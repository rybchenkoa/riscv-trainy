==> flow/design.v <==
module RiscVBus
(
	input clock,
	input reset,
	output [31:0] memory_read_address,  
	output [31:0] memory_write_address,
	output        memory_read,     
	output        memory_write,    
	input  [31:0] memory_in,       
	output [31:0] memory_out,      
	input         memory_read_ready,    
	input         memory_write_ready,
	input  [31:0] memory_address_requested,  
	input  [31:0] instruction_address,  
	output [31:0] instruction_value,    
	output        instruction_ready,    
	input  [31:0] data_address,  
	input  [1:0]  data_width,    
	input         data_read,     
	input         data_write,    
	input  [31:0] data_in,       
	output [31:0] data_out,      
	output        data_ready     
);
wire [31:0] instruction_memory_address;
wire        instruction_memory_read;
wire        instruction_memory_ready;
wire [31:0] data_memory_address;
wire        data_memory_read;
wire        data_memory_write;
wire [31:0] data_memory_out;
wire        data_memory_ready;
RiscVCacheCommon #(8)
instructions_cache(
	.clock(clock),
	.reset(reset),
	.memory_address(instruction_memory_address),
	.memory_read(instruction_memory_read),
	.memory_write(),  
	.memory_in(memory_in),
	.memory_out(),
	.memory_ready(instruction_memory_ready),
	.memory_address_requested(memory_address_requested),
	.data_address(instruction_address),
	.data_width(2'b0),
	.data_read(1'b1),
	.data_write(1'b0),
	.data_in(0),
	.data_out(instruction_value),
	.data_ready(instruction_ready)
);
RiscVCacheCommon #(8)
data_cache(
	.clock(clock),
	.reset(reset),
	.memory_address(data_memory_address),
	.memory_read(data_memory_read),
	.memory_write(data_memory_write),
	.memory_in(memory_in),
	.memory_out(data_memory_out),
	.memory_ready(data_memory_ready),
	.memory_address_requested(memory_address_requested),
	.data_address(data_address),
	.data_width(data_width),
	.data_read(data_read),
	.data_write(data_write),
	.data_in(data_in),
	.data_out(data_out),
	.data_ready(data_ready)
);
wire instruction_need = !data_memory_read;
assign memory_read_address = instruction_need ? instruction_memory_address : data_memory_address;
assign memory_write_address = data_memory_address;
assign memory_read = instruction_need ? instruction_memory_read : data_memory_read;
assign memory_write = data_memory_write;
assign memory_out = data_memory_out;
reg stage1_instruction_need;
reg stage1_memory_write;
always@(posedge clock) begin
	stage1_instruction_need <= reset ? 0 : instruction_need;
	stage1_memory_write <= reset ? 0 : memory_write;
end
assign instruction_memory_ready = stage1_instruction_need ? memory_read_ready : 0;
assign data_memory_ready = stage1_memory_write ? memory_write_ready : !stage1_instruction_need && memory_read_ready;
endmodule
module RiscVCacheCommon
#(parameter SIZE = 8)
(
	input clock,
	input reset,
	output [31:0] memory_address,  
	output        memory_read,     
	output        memory_write,    
	input  [31:0] memory_in,       
	output [31:0] memory_out,      
	input         memory_ready,    
	input  [31:0] memory_address_requested,  
	input  [31:0] data_address,  
	input  [1:0]  data_width,    
	input         data_read,     
	input         data_write,    
	input  [31:0] data_in,       
	output [31:0] data_out,      
	output        data_ready     
);
reg [31:0]   cache_value   [0:SIZE-1];   
reg [31-2:0] cache_address [0:SIZE-1];   
reg          cache_filled  [0:SIZE-1];   
reg          cache_address_equal[0:SIZE-1];  
reg          cache_move_next    [1:SIZE-1];  
reg          cache_hit;             
reg  [31:0]  cache_hit_value;       
wire         cache_can_update;      
wire [31:0]  cache_value_update;    
integer i;
reg [31:0]   temp_value   [0:SIZE-1];
reg          temp_filled  [0:SIZE-1];
wire [31:0] cache_value_0;
wire cache_filled_0;
always@(*) begin
	for(i = 0; i < SIZE; i = i + 1) begin
		temp_value[i] = cache_value[i];
		temp_filled[i] = cache_filled[i];
	end
	if (cache_can_update) begin
		temp_value[0] = cache_value_0;
		temp_filled[0] = cache_filled_0;
	end
end
always@(*) begin
	cache_hit = 0;
	cache_hit_value = 0;
	for(i = 0; i < SIZE; i = i + 1) begin
		cache_address_equal[i] = (cache_address[i] == data_address[31:2]) && temp_filled[i];
		if (i > 0) begin
			cache_move_next[i] = !cache_hit;
		end
		cache_hit = cache_hit | cache_address_equal[i];
		cache_hit_value = cache_hit_value | (cache_address_equal[i] ? temp_value[i] : 0);
	end
end
wire cache_can_move = (data_read || data_write) && temp_filled[0];
wire cache_save_address = data_read || data_write;
always@(posedge clock) begin
	if (cache_can_move) begin 
		for(i = 1; i < SIZE; i = i + 1) begin
			if (cache_move_next[i]) begin
				cache_value[i] <= temp_value[i-1];
				cache_address[i] <= cache_address[i-1];
			end
		end
	end
	else if (cache_can_update) begin
		cache_value[0] <= temp_value[0];
	end
	if (cache_save_address) begin
		cache_address[0] <= data_address[31:2];
	end
	if (reset) begin
		for(i = 0; i < SIZE; i = i + 1) begin
			cache_filled[i] <= 0;
		end
	end
	else if (cache_can_move) begin
		for(i = 1; i < SIZE; i = i + 1) begin
			if (cache_move_next[i]) begin
				cache_filled[i] <= temp_filled[i-1];
			end
		end
		cache_filled[0] <= 0;
	end
	else if (cache_can_update) begin
		cache_filled[0] <= temp_filled[0];
	end
end
assign memory_address =  
						{data_address[31:2], 2'b0};
wire write_need_request;    
wire write_to_read = data_write && !cache_hit && write_need_request;
assign memory_read = !cache_hit && data_read || write_to_read;
assign memory_write = data_write && !write_to_read;
assign memory_out = cache_value_update;
wire [1:0] address_tail = data_address[1:0];
wire [3:0] byte_enable = !data_write? 0 : 
                   data_width == 0 ? 4'b0001 << address_tail :
                   data_width == 1 ? 4'b0011 << address_tail :
                                  4'b1111;
wire [31:0] write_mask = {{8{byte_enable[3]}}, {8{byte_enable[2]}}, {8{byte_enable[1]}}, {8{byte_enable[0]}}};
wire [31:0] aligned_data_in = data_in << address_tail * 8;
assign cache_value_update = (cache_hit_value & ~write_mask) | (aligned_data_in & write_mask);
assign write_need_request = (byte_enable != 4'b1111);
reg stage1_is_read;
reg stage1_is_write;
reg stage1_hit;
reg [31:0] stage1_hit_value;
reg [1:0] stage1_address_tail;  
always@(posedge clock) begin
	stage1_is_read <= reset ? 0 : data_read;
	stage1_is_write <= reset ? 0 : data_write;
	stage1_hit <= reset ? 0 : (cache_hit || data_write && !write_need_request);
	stage1_hit_value <= cache_value_update;
	stage1_address_tail <= address_tail;
end
wire stage1_read_ready = stage1_is_read && (memory_ready || stage1_hit);
wire stage1_write_ready = stage1_is_write && memory_ready && stage1_hit;
wire [31:0] stage1_out_value = stage1_hit ? stage1_hit_value : memory_in;
assign data_ready = stage1_read_ready || stage1_write_ready;
assign data_out = 
					(stage1_out_value >> stage1_address_tail * 8);
assign cache_filled_0 = stage1_hit || memory_ready;
assign cache_value_0 = stage1_out_value;
assign cache_can_update = stage1_is_read || stage1_is_write;
endmodule
# From RTL to reports: RiscVBus
# The steps from the RTL of RiscVBus to its reports follow in flow order.
# Line numbers count from 1 in the design file above.
# The mark - stands for no value.
[design]
top = "RiscVBus"
clk_port = "clock"
lib = "sky130hd"
lib_corner = "tt_025C_1v80"

# Elaborated design
# Counts by Yosys on the flattened word-level netlist (proc, flatten, opt, wreduce). Print and check cells are left out. Cells with the same type and inputs are merged into one.
[op_classes]
bitwise = 48
reduce_logical = 58
n_shift = 5
n_mux = 30
eq_ne = 18
[op_table]
columns = ["op", "n"]
rows = [
  ["32-bit 2-to-1 mux", 21],
  ["30-bit == test", 16],
  ["32-bit OR", 15],
  ["32-bit AND", 2],
  ["32-bit by 5-bit >> shifter with 32-bit output", 2],
  ["2-bit AND reduction", 16],
  ["32-bit by 5-bit << shifter with 32-bit output", 1],
  ["32-bit inverter", 1],
  ["1-bit logical AND", 27],
  ["1-bit inverter", 16],
  ["1-bit OR", 14],
  ["4-bit 2-to-1 mux", 3],
  ["1-bit logical OR", 7],
  ["1-bit logical NOT", 6],
  ["1-bit 2-to-1 mux", 6],
  ["1-bit by 2-bit << shifter with 4-bit output with constant A", 1],
  ["2-bit by 2-bit << shifter with 4-bit output with constant A", 1],
  ["4-bit != test with constant B", 1],
  ["2-bit by 1-bit == test with 1-bit output with constant B", 1],
  ["2-bit logical NOT", 1],
  ["2-bit OR reduction", 1],
]
[bits]
wordCells = 217
out_inout_bits = 164
register_bits = 1082
in_bits = 168

# Logic depth
# Longest topological path by Yosys (ltp), each cell counted once; first at word level (registers and memories cut), then after technology mapping (sequential cells cut; the memories' decode and read muxes count).
[logic_depth]
word_depth = 18
ABC_AREA = 0
ltp_mapped = 10
depth_no_buf = 8

# Mapped cells and area
# Source: synth_stat.txt of the flow (Yosys; design flattened, memories mapped). It holds for the ABC_AREA given above (unset counts as 0); a run with the other value may have another netlist.
[synth_totals]
flip_flops = 1082
synth_area_um2 = 43990.9
sequential_area_um2 = 31290.0
cell_count = 2809
n_buf = 205
[by_type]
columns = ["type", "n", "area_total_um2"]
rows = [
  ["sky130_fd_sc_hd__edfxtp_1", 962, 2.89E+04],
  ["sky130_fd_sc_hd__xnor2_1", 335, 2.93E+03],
  ["sky130_fd_sc_hd__dfxtp_1", 120, 2.4E+03],
  ["sky130_fd_sc_hd__xor2_1", 145, 1.27E+03],
  ["sky130_fd_sc_hd__mux2i_1", 88, 880.845],
  ["sky130_fd_sc_hd__nand4_1", 114, 713.184],
  ["sky130_fd_sc_hd__a222oi_1", 64, 640.614],
  ["sky130_fd_sc_hd__a21oi_1", 117, 585.562],
  ["sky130_fd_sc_hd__a221oi_1", 47, 411.645],
  ["sky130_fd_sc_hd__buf_2", 80, 400.384],
  ["sky130_fd_sc_hd__nor2_1", 105, 394.128],
  ["sky130_fd_sc_hd__a22oi_1", 50, 375.36],
  ["sky130_fd_sc_hd__mux4_2", 16, 360.346],
  ["sky130_fd_sc_hd__a22o_1", 39, 341.578],
  ["sky130_fd_sc_hd__mux2_1", 28, 315.302],
  ["sky130_fd_sc_hd__clkbuf_1", 76, 285.274],
  ["sky130_fd_sc_hd__nor4_1", 45, 281.52],
  ["sky130_fd_sc_hd__buf_4", 34, 255.245],
]
# Not listed: further types 42, cells in them 344.
# The figures by module come from a second, unflattened synthesis with its own total; it is not the netlist above.
[unflattened]
cells_unflattened = 3011
hier_area_um2 = 46318.2
# Rows give one instance, submodules left out.
[by_module]
columns = ["mod", "area_um2", "mod_seq_area_um2", "cells", "n_inst"]
rows = [
  ["RiscVCacheCommon #(SIZE=8)", 22848.2, 15795.1, 1482, 2],
  ["RiscVBus", 621.8, 40.0, 47, 1],
]

# Path before layout
# OpenSTA on the mapped netlist: ideal clock, no wires. The path of least setup slack (recovery checks aside). Input and output delay are each 20% of the period. Register names are those of the netlist, which keeps one name where synthesis merged equal registers.
[synth_path]
kind = "input to register"
startpoint = "input port instruction_address[28]"
endpoint = "register instructions_cache.cache_filled[4]"
launch_ns = 2.520
input_delay_ns = 2.520
required_time_ns = 12.472
stages = 8
path_buffers = 1
arrival_ns = 13.292
clock_period_ns = 12.6
slack_ns = -0.819
path_delay_ns = 10.900
setup_ns = 0.128
period_less_setup_slack_ns = 13.419
# "path_delay_ns" = arrival - input delay + setup time.
# "stages" counts driving pins, that of a launching flip-flop among them; a cell with two outputs on the path counts twice.
# "period_less_setup_slack_ns" = period - worst setup slack (recovery checks aside). The figure is calculated, with input and output delays left at 20% of the set period.
# Between the ends stands the longest chain of elaborated cells between them, by number of cells; it is not shown to be the way that was timed. Of several equally long chains one is given.
# Each line given opens the expression or statement behind the cell; cells for indexed reads and writes are added by Yosys, which also makes memories of some case tables.
[synth_via]
path_cell_list = "sky130_fd_sc_hd__buf_2 > sky130_fd_sc_hd__xnor2_1 > sky130_fd_sc_hd__nand4_1 > sky130_fd_sc_hd__nor4_1 > sky130_fd_sc_hd__a21boi_1 > sky130_fd_sc_hd__nor4b_1 > sky130_fd_sc_hd__mux2i_1 > sky130_fd_sc_hd__nor2_1"
elab_chain_len = 7
cone_cells = 13
cone_lines = 2
classes_between = "eq/ne (4); logic (4); reduce/logical (5)"
[synth_lines]
columns = ["element", "line_no", "rtl"]
rows = [
  ["start: declaration", 14, "input [31:0] instruction_address,"],
  ["30-bit == test", 134, "cache_address_equal[i] = (cache_address[i] == data_address[31:2]) && temp_filled[i];"],
  ["1-bit logical AND", 134, ""],
  ["1-bit OR (3 in a row)", 138, "cache_hit = cache_hit | cache_address_equal[i];"],
  ["1-bit inverter", "-", ""],
  ["2-bit AND reduction", "-", ""],
  ["end: assignment", 161, "cache_filled[i] <= 0;"],
  ["end: assignment", 167, "cache_filled[i] <= temp_filled[i-1];"],
  ["end: declaration", 108, "reg          cache_filled  [0:SIZE-1];"],
]

# Worst path after layout
# Path of least setup slack in the final report of run A (OpenROAD, finished layout, wires in). Where an end is a register, its clock arrival counts in the times.
[layout_path]
kind = "input to output"
startpoint = "input port data_address[22]"
endpoint = "output port memory_out[9]"
launch_ns = 1.70
required_time_ns = 6.78
input_delay_ns = 1.70
slack_ns = 1.81
output_delay_ns = 1.70
path_buffers = 4
stages = 10
arrival_ns = 4.97
clock_period_ns = 8.48
# Between the ends stands the longest chain of elaborated cells between them, by number of cells; it is not shown to be the way that was timed. Of several equally long chains one is given.
[layout_via]
path_cell_list = "sky130_fd_sc_hd__clkdlybuf4s15_2 > sky130_fd_sc_hd__buf_4 > sky130_fd_sc_hd__xor2_1 > sky130_fd_sc_hd__nor4_2 > sky130_fd_sc_hd__and4_4 > sky130_fd_sc_hd__buf_4 > sky130_fd_sc_hd__a222oi_1 > sky130_fd_sc_hd__a41oi_1 > sky130_fd_sc_hd__a21o_1 > sky130_fd_sc_hd__clkdlybuf4s50_1"
elab_chain_len = 12
cone_cells = 33
cone_lines = 3
classes_between = "eq/ne (8); mux (8); logic (9); reduce/logical (8)"
[layout_lines]
columns = ["element", "line_no", "rtl"]
rows = [
  ["start: declaration", 17, "input [31:0] data_address,"],
  ["30-bit == test", 134, "cache_address_equal[i] = (cache_address[i] == data_address[31:2]) && temp_filled[i];"],
  ["1-bit logical AND", 134, ""],
  ["32-bit 2-to-1 mux", 139, "cache_hit_value = cache_hit_value | (cache_address_equal[i] ? temp_value[i] : 0);"],
  ["32-bit OR (7 in a row)", 139, ""],
  ["32-bit AND", 190, "assign cache_value_update = (cache_hit_value & ~write_mask) | (aligned_data_in & write_mask);"],
  ["32-bit OR", 190, ""],
  ["end: declaration", 10, "output [31:0] memory_out,"],
]

# RiscVBus through Yosys and OpenROAD on sky130hd: 2 stored runs, unordered, with their settings and measured results. The constraints put input and output delay at 20% of the set period each and load the outputs with 0.01 pF.
# "worst_path_allowed_less_slack_ns" is the time allowed to the run's worst setup path (the clock period less input and output delay, where it has them) less its slack. Clock arrival times count: a late capture clock shortens it, a late launch clock lengthens it.
# By "fin_power_w" is meant OpenSTA's value without simulated activity: inputs other than the clock are taken to toggle once in ten clock periods, and the tool carries that through the logic.

[[run]]
name = "run A"
[run.settings]
period_ns = 8.48
CORE_UTILIZATION = 46
SETUP_SLACK_MARGIN = 1.86
PLACE_DENSITY = 0.43
CELL_PAD_IN_SITES_DETAIL_PLACEMENT = 1
TNS_END_PERCENT = 20
CAP_MARGIN = 15
SLEW_MARGIN = 40
MAX_ROUTING_LAYER = "met4"
CORE_MARGIN = 2
[run.results]
layout_stdcell_area_um2 = 53423.7
timing.setup.ws_ns = 1.815
dieArea_um2 = 98122.4
util_pct = 56.3
tns_setup_ns = 0.000
fin_hold_ws_ns = 0.441
post_synth_area_um2 = 43990.9
fin_power_w = 0.012048
worst_path_allowed_less_slack_ns = 3.27
worst_path_kind = "input to output"

[[run]]
name = "run B"
[run.settings]
period_ns = 12.1
CORE_UTILIZATION = 22
CORE_ASPECT_RATIO = 0.56
CELL_PAD_IN_SITES_DETAIL_PLACEMENT = 0
CTS_CLUSTER_SIZE = 49
CTS_CLUSTER_DIAMETER = 204
MIN_ROUTING_LAYER = "met1"
MAX_ROUTING_LAYER = "met5"
CAP_MARGIN = 20
CORE_MARGIN = 2
SLEW_MARGIN = 20
[run.results]
layout_stdcell_area_um2 = 51055.2
timing.setup.ws_ns = 2.242
dieArea_um2 = 203703.0
util_pct = 25.8
tns_setup_ns = 0.000
fin_hold_ws_ns = 0.399
post_synth_area_um2 = 43990.9
fin_power_w = 0.00652
worst_path_allowed_less_slack_ns = 5.02
worst_path_kind = "input to output"
